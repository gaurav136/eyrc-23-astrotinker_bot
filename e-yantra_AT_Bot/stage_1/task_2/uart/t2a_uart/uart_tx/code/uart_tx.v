==> flow/design.v <==
module uart_tx(
    input  clk_50M,
    input  [7:0] data,
    output reg tx
);
parameter	TX_START_BIT = 2'b00,
				TX_DATA_BITS = 2'b01,
				TX_STOP_BIT = 2'b10;
reg [2:0] Bit_Index ;
reg [1:0] State ;
reg [7:0] r_tx_data;
integer counter ;
integer Clk_Cyc_per_Bit;
initial begin
	 tx = 0; 
	 Bit_Index =0;
	 State = TX_START_BIT;
	 counter =0;
	 Clk_Cyc_per_Bit =433;
end
always @(posedge clk_50M) 
begin
	case (State)
	TX_START_BIT:
	begin
		if (data>0)
		begin
			if(counter < Clk_Cyc_per_Bit)
			begin
				tx <=0;
				State <= TX_START_BIT;
				counter <= counter +1;
			end
			else
			begin
				r_tx_data <= data;
				counter<=0;
				State <= TX_DATA_BITS;
			end
		end
		else
		begin
			tx <=1;
			State <= TX_START_BIT;
		end
	end
	TX_DATA_BITS:
	begin
		if(Bit_Index < 7)
		begin
			if(counter < Clk_Cyc_per_Bit)
			begin
				tx <= r_tx_data[Bit_Index];
				counter <= counter +1;
			end
			else
			begin
				counter =0;
				Bit_Index<= Bit_Index +1;
			end
		end
		else
		begin
			if(counter < Clk_Cyc_per_Bit)
			begin
				tx<= r_tx_data[Bit_Index];
				counter <= counter +1;
			end
			else
			begin
				counter <= 0;
				State <= TX_STOP_BIT;
			end
		end
	end
	TX_STOP_BIT:
	begin
		if(counter < Clk_Cyc_per_Bit)
		begin
			tx <= 1;
			State <= TX_STOP_BIT;
			counter <= counter +1;
		end
		else
		begin
			State <=TX_START_BIT;
			counter <=0;
			Bit_Index <=0;
		end
	end
	endcase
end
endmodule
# --- Tool chain data of uart_tx ---
# The steps from the RTL of uart_tx to its reports follow in flow order.
# Lines are those of the file above, counted from 1.
# Cell names lack the library's common part.
inputs:
  top_module: "uart_tx"
  clk_port: "clk_50M"
  cell_library: "sky130hd"
  pvt_corner: "tt_025C_1v80"

# --- Word-level counts ---
# Yosys after proc, flatten, opt, wreduce and memory -nomap, before mapping. Memory bits, and registers merged into a memory's read port (data or address), are not among the register bits. Print and check cells are not counted.
classes:
  addsub: 2
  n_mul: 0
  div_mod_pow: 0
  cmp: 3
  equal: 10
  shifts: 1
  mux: 18
  bitwise: 1
  reduce_logical: 9
op_table:
  columns: ["operator", "n"]
  rows:
  - ["32-bit parallel mux with 2-bit select", 1]
  - ["32-bit two-way mux", 2]
  - ["32-bit by 10-bit < comparator with 1-bit output with constant B", 1]
  - ["32-bit by 2-bit adder with 32-bit output with constant B", 1]
  - ["2-bit != test with constant B", 7]
  - ["3-bit two-way mux", 3]
  - ["4-bit AND reduction", 2]
  - ["8-bit by 1-bit > comparator with 1-bit output with constant B", 1]
  - ["8-bit by 3-bit variable part select with 1-bit output", 1]
  - ["3-bit AND reduction", 2]
  - ["3-bit parallel mux with 2-bit select", 1]
  - ["2-bit parallel mux with 3-bit select", 1]
  - ["2-bit two-way mux", 3]
  - ["1-bit two-way mux", 6]
  - ["3-bit by 1-bit adder with 3-bit output with constant B", 1]
  - ["3-bit < comparator with constant B", 1]
  - ["3-bit != test with constant B", 1]
  - ["3-bit nonzero test", 1]
  - ["1-bit parallel mux with 3-bit select", 1]
  - ["2-bit by 1-bit equality test with 1-bit output with constant B", 1]
  - ["2-bit equality test with constant B", 1]
  - ["2-bit logical NOT", 1]
  - ["2-bit AND reduction", 1]
  - ["2-bit nonzero test", 1]
  - ["2-bit OR reduction", 1]
  - ["1-bit NOT", 1]
bits:
  regBits: 46
  latch_bits: 0
  mem_bits_rw: 0
  mem_bits_ro: 0
  clocked_rd_ports_x_width: 0
  memories: 0
  out_inout_bits: 1
  wordCells: 49

# --- Longest topological paths ---
# Yosys ltp: most cells in a row. Word level: on the elaborated netlist, between registers, memories and ports. Mapped: between sequential cells and ports; inverters and the memories' decode and read muxes count.
depth:
  word_depth: 4
  abc_area: 0
  ltp_mapped: 7

# --- Synthesis result ---
# Source: synth_stat.txt of the flow (Yosys; design flattened, memories mapped). It holds for the ABC_AREA given above (unset counts as 0); a run with the other value may have another netlist.
types:
  columns: ["type", "n", "area_total_um2"]
  rows:
  - ["edfxtp_1", 46, 1.38E+03]
  - ["a21oi_1", 21, 105.101]
  - ["or4_1", 13, 97.594]
  - ["ha_1", 7, 87.584]
  - ["nand4_1", 12, 75.072]
  - ["nor2_1", 20, 75.072]
  - ["o31ai_1", 9, 67.565]
  - ["xnor2_1", 7, 61.309]
  - ["and4_1", 6, 52.55]
  - ["xor2_1", 6, 52.55]
  - ["nand3_1", 10, 50.048]
  - ["or3_1", 8, 50.048]
  - ["mux4_2", 2, 45.043]
  - ["o21ai_0", 9, 45.043]
  - ["nand2_1", 9, 33.782]
  - ["nor4_1", 5, 31.28]
  - ["inv_1", 8, 30.029]
  - ["and2_1", 4, 25.024]
# Other cell types: 19; their cells: 31.
mapped:
  cells: 233
  synth_area_um2: 2575.0
  sequential_area_um2: 1381.3
  ffs: 46

# --- Worst setup path after synthesis ---
# Path of least setup slack by OpenSTA after synthesis, without wires, with an ideal clock, recovery checks aside; 20% of the period is set as input and as output delay. Where synthesis merged equal registers, the netlist keeps one of their names.
synth_path:
  path_type: "input -> register"
  start: "input port data[1]"
  end: "register counter[0]"
  clock_period_ns: 3.84
  t_arrival_ns: 2.579
  slack_ns: 0.829
  delay_ns: 2.243
  stages: 3
  period_less_setup_slack_ns: 3.011
# "delay_ns" = arrival - input delay + setup time.
# "stages": output pins that drive a net of the path, with the launching flip-flop's if there is one; two outputs of one cell count as two.
# "period_less_setup_slack_ns" = period - worst setup slack (recovery checks aside). The figure is calculated, with input and output delays left at 20% of the set period.
# The rows between start and end are the longest chain of elaborated cells between them; the timing report does not say that the signal goes this way. Where chains are equally long, one stands for them.
# Each line given opens the expression or statement behind the cell; cells for indexed reads and writes are added by Yosys, which also makes memories of some case tables.
# At most two assigning lines are given for a register; there are more.
# Only ways into the end's enable, where the timed path ends, are counted here.
synth_via:
  path_cell_list: "nor4_1 -> and2_1 -> a21oi_1"
  elab_chain_cells: 3
  cone_cells: 3
  classes_between: "compare: 1; eq/ne: 1; reduce/logical: 1"
synth_rtl:
  columns: ["item", "line", "text"]
  rows:
  - ["start: declaration", 3, "input  [7:0] data,"]
  - ["8-bit by 1-bit > comparator with 1-bit output", 26, "if (data>0)"]
  - ["2-bit != test", null, null]
  - ["2-bit AND reduction", null, null]
  - ["end: assignment", 32, "counter <= counter +1;"]
  - ["end: assignment", 54, "counter <= counter +1;"]
  - ["end: declaration", 12, "integer counter ;"]

# --- Timing after layout ---
# Path of least setup slack in the final report of entry A (OpenROAD, finished layout, wires in). Where an end is a register, its clock arrival counts in the times.
layout_path:
  path_type: "register -> register"
  start: "register counter[0]"
  end: "register r_tx_data[4]"
  clock_period_ns: 4.29
  t_arrival_ns: 2.46
  slack_ns: 1.77
  stages: 7
# The rows between start and end are the longest chain of elaborated cells between them; the timing report does not say that the signal goes this way. Where chains are equally long, one stands for them.
# At most two assigning lines are given for a register; there are more.
layout_via:
  path_cell_list: "edfxtp_1 -> inv_1 -> ha_1 -> or4b_1 -> o2111ai_1 -> a31oi_2 -> and3_1"
  elab_chain_cells: 3
  cone_cells: 3
  classes_between: "compare: 1; logic: 1; reduce/logical: 1"
layout_rtl:
  columns: ["item", "line", "text"]
  rows:
  - ["start: declaration", 12, "integer counter ;"]
  - ["start: assignment", 32, "counter <= counter +1;"]
  - ["start: assignment", 54, "counter <= counter +1;"]
  - ["32-bit by 10-bit < comparator with 1-bit output", 28, "if(counter < Clk_Cyc_per_Bit)"]
  - ["1-bit NOT", null, null]
  - ["3-bit AND reduction", null, null]
  - ["end: assignment", 36, "r_tx_data <= data;"]
  - ["end: declaration", 11, "reg [7:0] r_tx_data;"]

# Measured results for uart_tx: 2 stored runs of the Yosys and OpenROAD flow on sky130hd. The settings differ; the order carries no meaning. The constraints put input and output delay at 20% of the set period each and load the outputs with 0.01 pF.
# "period_less_ws_ns" = clock period - worst setup slack. The figure is calculated, with input and output delays left at 20% of the set period.
# "critical_path_time_ns": the worst setup path's part of the clock period (all of it between registers, 20% less for each end at a port) less its slack. A launch clock that arrives late makes it longer, a capture clock that arrives late makes it shorter.
# "final_power_w" is the tool's figure for a default switching activity; nothing was simulated.
runs:
  - name: "entry A"
    settings:
      period_ns: 4.29
      CORE_UTILIZATION: 28
      SETUP_SLACK_MARGIN: 0.97
      PLACE_DENSITY_LB_ADDON: 0.16
      CORE_ASPECT_RATIO: 1.8
      CORE_MARGIN: 5
      CELL_PAD_IN_SITES_GLOBAL_PLACEMENT: 2
      ABC_AREA: 0
      MIN_ROUTING_LAYER: "met1"
      MAX_ROUTING_LAYER: "met5"
      CAP_MARGIN: 20
      SLEW_MARGIN: 20
    results:
      tns_ns: 0.000
      final_power_w: 0.002112
      stdcell_area_um2: 2940.3
      period_less_ws_ns: 2.517
      die_area_um2: 11297.3
      fin_util_frac: 0.323
      synth_area_um2: 2575.0
      critical_path_time_ns: 2.52
      critical_path_type: "register -> register"
      ws_setup_ns: 1.773
      worst_hold_slack_ns: 0.673
  - name: "entry B"
    settings:
      period_ns: 4.08
      CORE_UTILIZATION: 57
      SETUP_SLACK_MARGIN: 0.6
      PLACE_DENSITY: 0.72
      CELL_PAD_IN_SITES_GLOBAL_PLACEMENT: 0
      GPL_TIMING_DRIVEN: 0
      CTS_CLUSTER_DIAMETER: 217
      SLEW_MARGIN: 5
      CAP_MARGIN: 20
      CORE_MARGIN: 2
    results:
      tns_ns: 0.000
      final_power_w: 0.002122
      stdcell_area_um2: 2850.2
      period_less_ws_ns: 2.311
      die_area_um2: 5070.9
      fin_util_frac: 0.655
      synth_area_um2: 2575.0
      critical_path_time_ns: 2.31
      critical_path_type: "register -> register"
      ws_setup_ns: 1.769
      worst_hold_slack_ns: 0.664
