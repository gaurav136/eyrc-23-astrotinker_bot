==> flow/design.v <==
module uart_rx (
  input clk_50M, rx,
  output reg [7:0] rx_msg,
  output reg rx_complete
);
parameter CLKS_PER_BIT = 433;
parameter IDLE_STATE = 2'b00;
parameter START_STATE = 2'b01;
parameter GET_BIT_STATE = 2'b10;
parameter STOP_STATE = 2'b11;
reg rx_buffer;
reg rx_bit;
reg [7:0] rx_data;
reg [1:0] state;
reg [15:0] counter;
reg [3:0] bit_index;
initial begin
rx_msg = 0;
rx_data =0;
rx_complete = 0;
rx_buffer =1'b1;
rx_bit =1'b1;
state =0;
counter =0;
bit_index =0;
end
always@(posedge clk_50M)
	begin
		rx_buffer <= rx;
		rx_bit <= rx_buffer;
	end
always@(posedge clk_50M)
	begin
		case(state)	
			START_STATE :
			begin
				rx_complete <=0;
				counter <=0;
				bit_index <=0;
				if(counter == (CLKS_PER_BIT))
				begin
					if(rx_bit==0)
					begin
						counter <= 0;
						state <= GET_BIT_STATE;
					end
					else
					begin
						state <= START_STATE;
					end
				end
				else
				begin
					counter <= counter + 16'b1;
					state <= START_STATE;
				end
			end
			GET_BIT_STATE:
			begin
				if(counter < CLKS_PER_BIT)
				begin
					counter <= counter + 16'b1;
					state <= GET_BIT_STATE;
				end
				else
				begin
					counter <=0;
					rx_data[7-bit_index] <= rx_bit;
					if((7-bit_index) > 0)
					begin
						bit_index <= bit_index + 3'b1;
						state <= GET_BIT_STATE;
					end
					else
					begin
						bit_index <= 1;
						state <= STOP_STATE;
					end
				end
			end
			STOP_STATE :
			begin
				if(counter < (CLKS_PER_BIT))
				begin
					counter <= counter +16'b1;
					state <= STOP_STATE;
				end
				else
				begin
					if (rx_data > 0)
					begin
						rx_complete <= 1;
					end
					rx_msg<=rx_data;
					counter <=0;
					state <= START_STATE;
				end
			end
			default :
			state <= START_STATE;
		endcase
	end
endmodule
======== From RTL to reports: uart_rx ========
Tool output for the design above, in the order of the flow.
Lines are those of the file above, counted from 1.
Operators carry their Yosys type and port widths (W data, S select, Z words).
Cell names lack the library's common part.
The mark n/a stands for no value.
set-up
  top module .............................. uart_rx
  clock port .............................. clk_50M
  library ................................. sky130hd
  timing corner ........................... tt_025C_1v80

======== Word-level counts ========
Yosys after proc, flatten, opt, wreduce and memory -nomap, before mapping. Memory bits, and registers merged into a memory's read port (data or address), are not among the register bits. Print and check cells are not counted. Equal cells are merged and count once.
storage and ports
  output and inout bits ................... 9
  flip-flop bits (word level) ............. 41
operators by class
  reduce/logical cells .................... 8
  multiplexer cells ....................... 15
  equal/unequal tests ..................... 7
  order comparisons ....................... 3
  bitwise gates (word level) .............. 4
  shift-type cells ........................ 2
  add/sub/neg operators ................... 4
operator list
  cell                      count
  $shift A1 B33 Y8          1
  $shift A1 B33 Y8 const A  1
  $neg A32 Y33              1
  $gt A32 B1 Y1 const B     1
  $pmux W16 S2              1
  $mux W16                  2
  $add A16 B1 Y16 const B   1
  $lt A16 B9 Y1 const B     1
  $eq A16 B9 Y1 const B     1
  $gt A8 B1 Y1 const B      1
  $and A8 B8 Y8             1
  $or A8 B8 Y8              1
  $not A8 Y8                1
  $pmux W4 S2               1
  $mux W4                   2
  $ne A2 B2 Y1 const B      3
  $reduce_and A2 Y1         3
  $pmux W2 S3               1
  $mux W2                   3
  $sub A3 B4 Y5 const A     1
  $eq A2 B2 Y1 const B      2
  $reduce_bool A2 Y1        2
  $add A4 B1 Y4 const B     1
  $mux W1                   4
  $reduce_and A3 Y1         1
  $reduce_bool A3 Y1        1
  $eq A2 B1 Y1 const B      1
  $reduce_or A2 Y1          1
Not listed: further kinds 2, cells in them 2.

======== Logic depth ========
Longest topological path by Yosys (ltp), each cell counted once; first at word level (registers and memories cut), then after technology mapping (sequential cells cut; the memories' decode and read muxes count).
logic depth
  word-level depth ........................ 6
  ABC_AREA ................................ 0
  depth in mapped cells ................... 8
  depth with buffers taken out ............ 8

======== Netlist ========
Source: synth_stat.txt of the flow (Yosys; design flattened, memories mapped). It holds for the ABC_AREA given above (unset counts as 0); a run with the other value may have another netlist.
Totals and module areas in this step are rounded.
synthesis totals
  mapped cells ............................ 187
  cell area after synthesis ............... 0.002198 mm²
  flip-flop cells ......................... 41
  sequential part of the area ............. 0.001191 mm²
cells by type
  cell       count  total area (µm²)
  edfxtp_1   37     1.11E+03
  ha_1       11     137.632
  xnor2_1    13     113.859
  nor2_1     23     86.333
  dfxtp_1    4      80.077
  inv_1      12     45.043
  nand3_1    9      45.043
  o21ai_0    9      45.043
  nand2_1    10     37.536
  nand2b_1   6      37.536
  nor4_1     6      37.536
  mux2_2     3      33.782
  nor3_1     6      30.029
  a2bb2oi_4  1      26.275
  o311ai_4   1      26.275
  nand3b_1   3      22.522
  nor4_4     1      21.27
  and2_1     3      18.768
Other cell types: 22; their cells: 29.

======== Path before layout ========
Path of least setup slack by OpenSTA after synthesis, without wires, with an ideal clock, recovery checks aside; 20% of the period is set as input and as output delay. Where synthesis merged equal registers, the netlist keeps one of their names.
path post-synthesis
  kind .................................... reg-to-reg
  start ................................... reg bit_index[0]
  end ..................................... reg rx_data[0]
  setup time .............................. 262 ps
  clock period ............................ 3660 ps
  data arrival time ....................... 2037 ps
  delay of the path ....................... 2299 ps
  buffers on the path ..................... 0
  slack ................................... 1361 ps
  stages on the path ...................... 8
  synthesis period reached ................ 2299 ps
"delay of the path" = arrival - input delay + setup time.
"stages on the path" counts driving pins, that of a launching flip-flop among them; a cell with two outputs on the path counts twice.
"synthesis period reached" = period - worst setup slack (recovery checks aside). The figure is calculated, with input and output delays left at 20% of the set period.
Between the ends stands the longest chain of elaborated cells between them, by number of cells; it is not shown to be the way that was timed. Of several equally long chains one is given.
Each line given opens the expression or statement behind the cell; cells for indexed reads and writes are added by Yosys, which also makes memories of some case tables.
At most two assigning lines are given for a register; there are more.
Where a signal picks the word or bit written, the line may be left out of the assigning lines.
between the ends, post-synthesis
  path through ............................ edfxtp_1 > ha_1 > and2_1 > ha_1 > nor4b_1 > nand3b_1 > nor4_1 > mux2_1
  length of the longest elaborated chain .. 6
  elaborated cells between the ends (all ways) .. 7
  classes of those cells .................. add/sub (2); shift (2); logic (3)
RTL lines, path post-synthesis
  what              RTL line  source
  start, declared   16        reg [3:0] bit_index;
  start, assigned   39        bit_index <=0;
  start, assigned   71        bit_index <= bit_index + 3'b1;
  $sub A3 B4 Y5     68        rx_data[7-bit_index] <= rx_bit;
  $neg A32 Y33      68
  $shift A1 B33 Y8  68
  $not A8 Y8        68
  $and A8 B8 Y8     68
  $or A8 B8 Y8      68
  end, declared     13        reg [7:0] rx_data;

======== Path in the finished layout ========
From the final timing report of run 1: the path of least setup slack in the routed layout; clock arrival at registers is part of the times.
The report prints the path's times to 10 ps; the period is as set.
path after layout
  kind .................................... reg-to-reg
  start ................................... reg bit_index[0]
  end ..................................... reg rx_data[0]
  clock period ............................ 3660 ps
  setup time .............................. 250 ps
  data arrival time ....................... 2780 ps
  buffers on the path ..................... 0
  stages on the path ...................... 8
  slack ................................... 910 ps
Between the ends stands the longest chain of elaborated cells between them, by number of cells; it is not shown to be the way that was timed. Of several equally long chains one is given.
At most two assigning lines are given for a register; there are more.
Where a signal picks the word or bit written, the line may be left out of the assigning lines.
between the ends, after layout
  path through ............................ edfxtp_1 > ha_1 > and2_1 > ha_1 > nor4b_1 > nand3b_1 > nor4_1 > mux2_1
  length of the longest elaborated chain .. 6
  elaborated cells between the ends (all ways) .. 7
  classes of those cells .................. add/sub (2); shift (2); logic (3)
RTL lines, path after layout
  what              RTL line  source
  start, declared   16        reg [3:0] bit_index;
  start, assigned   39        bit_index <=0;
  start, assigned   71        bit_index <= bit_index + 3'b1;
  $sub A3 B4 Y5     68        rx_data[7-bit_index] <= rx_bit;
  $neg A32 Y33      68
  $shift A1 B33 Y8  68
  $not A8 Y8        68
  $and A8 B8 Y8     68
  $or A8 B8 Y8      68
  end, declared     13        reg [7:0] rx_data;

# Flow runs of uart_rx

Module uart_rx, platform sky130hd: 2 stored runs of the flow (Yosys, OpenROAD) with differing settings, in no particular order. Input and output delays are each 20% of the period that was set; the output load is 0.01 pF.
"period reached" is the run's clock period less its worst setup slack. It is reckoned from that one timing run; input and output delays stay at 20% of the period that was set.
The measured numbers are rounded.

---- run 1 ----
settings
  period_ns = 3.66
  CORE_UTILIZATION = 16
  SETUP_SLACK_MARGIN = 0.48
  PLACE_DENSITY_LB_ADDON = 0.19
  CELL_PAD_IN_SITES_GLOBAL_PLACEMENT = 1
  CELL_PAD_IN_SITES_DETAIL_PLACEMENT = 1
  TNS_END_PERCENT = 75
  GPL_TIMING_DRIVEN = 0
  MIN_ROUTING_LAYER = met2
  MAX_ROUTING_LAYER = met5
  CAP_MARGIN = 20
  CORE_MARGIN = 2
  SLEW_MARGIN = 20
results
  setup slack of the worst path ........... 914 ps
  final utilization ....................... 20.3%
  period reached .......................... 2746 ps
  chip area after synthesis (Yosys) ....... 0.002198 mm²
  die outline area ........................ 0.01469 mm²

---- run 2 ----
settings
  period_ns = 2.79
  SETUP_SLACK_MARGIN = 0.16
  CAP_MARGIN = 20
  CORE_MARGIN = 2
  CORE_UTILIZATION = 40
  SLEW_MARGIN = 20
results
  final utilization ....................... 48.0%
  period reached .......................... 2539 ps
  setup slack of the worst path ........... 251 ps
  die outline area ........................ 0.006105 mm²
  chip area after synthesis (Yosys) ....... 0.002198 mm²
